==> flow/design.v <==
module nic (
    input wire clk,                    
    input wire reset,                  
    input wire [1:0] addr,             
    input wire [63:0] d_in,            
    output reg [63:0] d_out,           
    input wire nicEn,                  
    input wire nicWrEn,                
    output wire net_so,                
    input wire net_ro,                 
    output wire [63:0] net_do,         
    input wire net_polarity,           
    input wire net_si,                 
    output wire net_ri,                
    input wire [63:0] net_di           
);
    reg [63:0] noc_buffer, nic_buffer;
    reg noc_sr, nic_sr;
    always @(*) begin
        if (!nicEn) begin
            d_out = 64'd0;   
        end else begin
            case (addr)
                2'b00: d_out = nic_buffer;           
                2'b01: begin
                    d_out[62:0] = 63'd0;             
                    d_out[63] = nic_sr;              
                end
                2'b10: d_out = noc_buffer;           
                default: begin
                    d_out[62:0] = 63'd0;             
                    d_out[63] = noc_sr;              
                end
            endcase
        end
    end
    assign net_so = noc_sr && noc_buffer[0] != net_polarity;   
    assign net_do = noc_buffer;                                  
    assign net_ri = !nic_sr;                                      
    always @(posedge clk) begin
        if (reset) begin
            noc_sr <= 1'b0;
            nic_sr <= 1'b0;
            noc_buffer <= 64'd0;     
            nic_buffer <= 64'd0;     
        end else begin
            if (!noc_sr && nicEn && nicWrEn && addr == 2'b10) begin
                noc_buffer <= d_in;
                noc_sr <= 1'b1;     
            end
            if (net_ro && (noc_buffer[0] != net_polarity) && noc_sr) begin
                noc_sr <= 1'b0;     
            end
            if (net_si && !nic_sr) begin
                nic_buffer <= net_di;
                nic_sr <= 1'b1;     
            end
            if ((!nicWrEn && addr == 2'b00)  && nicEn && nic_sr) begin
                nic_sr <= 1'b0;     
            end
        end
    end
endmodule
* Reports on nic *
The steps from the RTL of nic to its reports follow in flow order.
Lines are those of the file above, counted from 1.
Cell names lack the library's common part.
Not given: n/a

set-up
  top = nic
  clock input = clk
  cell library = sky130hd
  timing corner = tt_025C_1v80

* Word level *
Source: Yosys, flattened and elaborated, memories not mapped. Widths are those after wreduce. Registers that Yosys merges into a memory's read port (data or address) are not register bits. Print and check cells do not count. Equal cells are merged and count once.

word-level totals
  register bits = 130
  input bits = 137
  output and inout port bits = 130

cells by class
  eq/ne operators = 3
  muxes and demuxes = 3
  reduce/logical cells = 16

operator list
  cell                                                  count
  parallel mux 63 bit (select 2 bit)                    1
  two-way mux 64 bit                                    1
  logical AND 1 bit                                     10
  OR reduction 2 bit                                    2
  logical NOT 1 bit                                     3
  parallel mux 1 bit (select 3 bit)                     1
  equality test 2 x 1 -> 1 bit (second input constant)  1
  equality test 2 bit (second input constant)           1
  logical NOT 2 bit                                     1
  != test 1 bit                                         1

* Longest topological paths *
Depth = most cells in a row (Yosys ltp): at word level without a register or memory, in the mapped netlist without a sequential cell, where the memories' decode and read muxes count.

logic depth
  depth after elaboration = 5
  ABC_AREA = 0
  mapped depth = 5
  mapped depth without buffers = 3

* After synthesis *
Source: synth_stat.txt of the flow (Yosys; design flattened, memories mapped). It holds for the ABC_AREA given above (unset counts as 0); a run with the other value may have another netlist.

cells by type
  cell      count
  dfxtp_1   130
  nand2b_1  129
  mux2i_1   64
  a22o_1    63
  nand2_1   128
  a21oi_1   65
  buf_2     33
  buf_12    6
  clkbuf_1  16
  mux4_2    1
  and2_1    2
  nor3b_2   1
  buf_6     1
  a311oi_1  1
  and3b_1   1
  xor2_1    1
  a211oi_1  1
  inv_1     2

Not listed: further types 3, cells in them 3.

synthesis totals
  standard cells after synthesis = 648
  mapped area = 5870.6 µm²
  area of sequential cells = 2602.5 µm²
  mapped flip-flops = 130
  buffers = 56

* Worst setup path after synthesis *
Path of least setup slack by OpenSTA after synthesis, without wires, with an ideal clock, recovery checks aside; 20% of the period is set as input and as output delay. Where synthesis merged equal registers, the netlist keeps one of their names.

timing path post-synthesis
  path kind = input port to output port
  from = in addr[1]
  to = out d_out[10]
  period = 2170 ps
  external output delay = 434 ps
  launch time at the first pin = 434 ps
  data arrival time = 1162 ps
  path slack = 574 ps
  path delay = 728 ps
  stages on the path = 4
  buffers on the path = 2
  period reached after synthesis = 1596 ps

"path delay" = arrival - input delay + setup time.
At an output port there is no setup time.
"stages on the path": output pins that drive a net of the path, with the launching flip-flop's if there is one; two outputs of one cell count as two.
"period reached after synthesis" is the clock period less the worst setup slack; recovery checks do not enter. This is arithmetic on one report: input and output delays are still those of the set period (20% each).
Between the ends stands the longest chain of elaborated cells between them, by number of cells; it is not shown to be the way that was timed. Of several equally long chains one is given.
A line is the first line of the expression or statement that the cell stems from. Yosys adds cells for indexed reads and writes and turns some case tables into memories.

between the ends, post-synthesis
  path through = nor3b_1 > buf_2 > buf_2 > a22o_1
  length of the longest elaborated chain = 3

ends and longest elaborated chain, post-synthesis
  element                             RTL line  RTL
  start, declared                     4         input wire [1:0] addr,
  equality test 2 bit                 23        case (addr)
  parallel mux 63 bit (select 2 bit)  23
  two-way mux 64 bit                  20        if (!nicEn) begin
  end, declared                       6         output reg [63:0] d_out,

* Path in the finished layout *
From the final timing report of job 1: the path of least setup slack in the routed layout; clock arrival at registers is part of the times.
The path's times are printed in steps of 10 ps; the period is the one set.

timing path after layout
  path kind = input port to output port
  from = in nicEn
  to = out d_out[49]
  period = 2390 ps
  external output delay = 480 ps
  launch time at the first pin = 480 ps
  data arrival time = 1890 ps
  path slack = 20 ps
  stages on the path = 7
  buffers on the path = 5

Between the ends stands the longest chain of elaborated cells between them, by number of cells; it is not shown to be the way that was timed. Of several equally long chains one is given.

between the ends, after layout
  path through = dlygate4sd2_1 > nor3b_4 > buf_6 > buf_12 > bufbuf_16 > a22o_1 > clkdlybuf4s15_1
  length of the longest elaborated chain = 1

ends and longest elaborated chain, after layout
  element             RTL line  RTL
  start, declared     7         input wire nicEn,
  two-way mux 64 bit  20        if (!nicEn) begin
  end, declared       6         output reg [63:0] d_out,

Below are 2 stored runs of the flow (Yosys, OpenROAD; platform sky130hd) on nic, each with its settings and what was measured, unordered. Constraints: input delay and output delay 20% of the set period each, output load 0.01 pF.
"achieved clock period" = clock period - worst setup slack. The figure is calculated, with input and output delays left at 20% of the set period.
"power": no workload was simulated; the value follows from the tool's default switching activity.

Job 1
==> flow/run.sh <==
#!/bin/bash
# the make line also repeats the synthesis and layout settings of config.mk as NAME=value (left out here)
make -C /OpenROAD-flow-scripts/flow DESIGN_CONFIG=/design/flow/config.mk WORK_HOME=/design/flow/orfs CLKGATE_MAP_FILE= finish
==> flow/config.mk <==
export PLATFORM = sky130hd
export DESIGN_NAME = nic
export DESIGN_NICKNAME = nic
export VERILOG_FILES = /design/flow/design.v
export SDC_FILE = /design/flow/constraint.sdc
export NUM_CORES = 4
export LEC_CHECK = 0
export CAP_MARGIN = 0
export CORE_ASPECT_RATIO = 0.78
export CORE_MARGIN = 6
export CORE_UTILIZATION = 49
export CTS_CLUSTER_DIAMETER = 211
export CTS_CLUSTER_SIZE = 59
export PLACE_DENSITY_LB_ADDON = 0.29
export SLEW_MARGIN = 20
==> flow/constraint.sdc <==
create_clock -name core_clock -period 2.39 [get_ports {clk}]
set_input_delay 0.4780 -clock core_clock [delete_from_list [all_inputs] [get_ports {clk}]]
set_output_delay 0.4780 -clock core_clock [all_outputs]
set_load 0.01 [all_outputs]

==> results of job 1 <==
chip area after synthesis (Yosys): 5870.6 µm²
die area: 14772.1 µm²
standard-cell area of the final layout: 9412.8 µm²
utilization: 0.826
worst setup slack after layout: 21 ps
total negative slack: 0 ps
worst hold slack: 458 ps
power: 5.747 mW
achieved clock period: 2369 ps

Job 2
==> flow/run.sh <==
#!/bin/bash
# the make line also repeats the synthesis and layout settings of config.mk as NAME=value (left out here)
make -C /OpenROAD-flow-scripts/flow DESIGN_CONFIG=/design/flow/config.mk WORK_HOME=/design/flow/orfs CLKGATE_MAP_FILE= finish
==> flow/config.mk <==
export PLATFORM = sky130hd
export DESIGN_NAME = nic
export DESIGN_NICKNAME = nic
export VERILOG_FILES = /design/flow/design.v
export SDC_FILE = /design/flow/constraint.sdc
export NUM_CORES = 4
export LEC_CHECK = 0
export CAP_MARGIN = 20
export CORE_MARGIN = 2
export CORE_UTILIZATION = 38
export CTS_CLUSTER_SIZE = 54
export GPL_ROUTABILITY_DRIVEN = 0
export GPL_TIMING_DRIVEN = 1
export MAX_ROUTING_LAYER = met4
export MIN_ROUTING_LAYER = met1
export PLACE_DENSITY_LB_ADDON = 0.01
export SETUP_SLACK_MARGIN = 0.17
export SLEW_MARGIN = 40
export TNS_END_PERCENT = 65
==> flow/constraint.sdc <==
create_clock -name core_clock -period 1.31 [get_ports {clk}]
set_input_delay 0.2620 -clock core_clock [delete_from_list [all_inputs] [get_ports {clk}]]
set_output_delay 0.2620 -clock core_clock [all_outputs]
set_load 0.01 [all_outputs]

==> results of job 2 <==
chip area after synthesis (Yosys): 5870.6 µm²
die area: 16459.6 µm²
standard-cell area of the final layout: 11223.3 µm²
utilization: 0.741
worst setup slack after layout: -433 ps
total negative slack: -25079 ps
worst hold slack: 345 ps
power: 11.628 mW
achieved clock period: 1743 ps
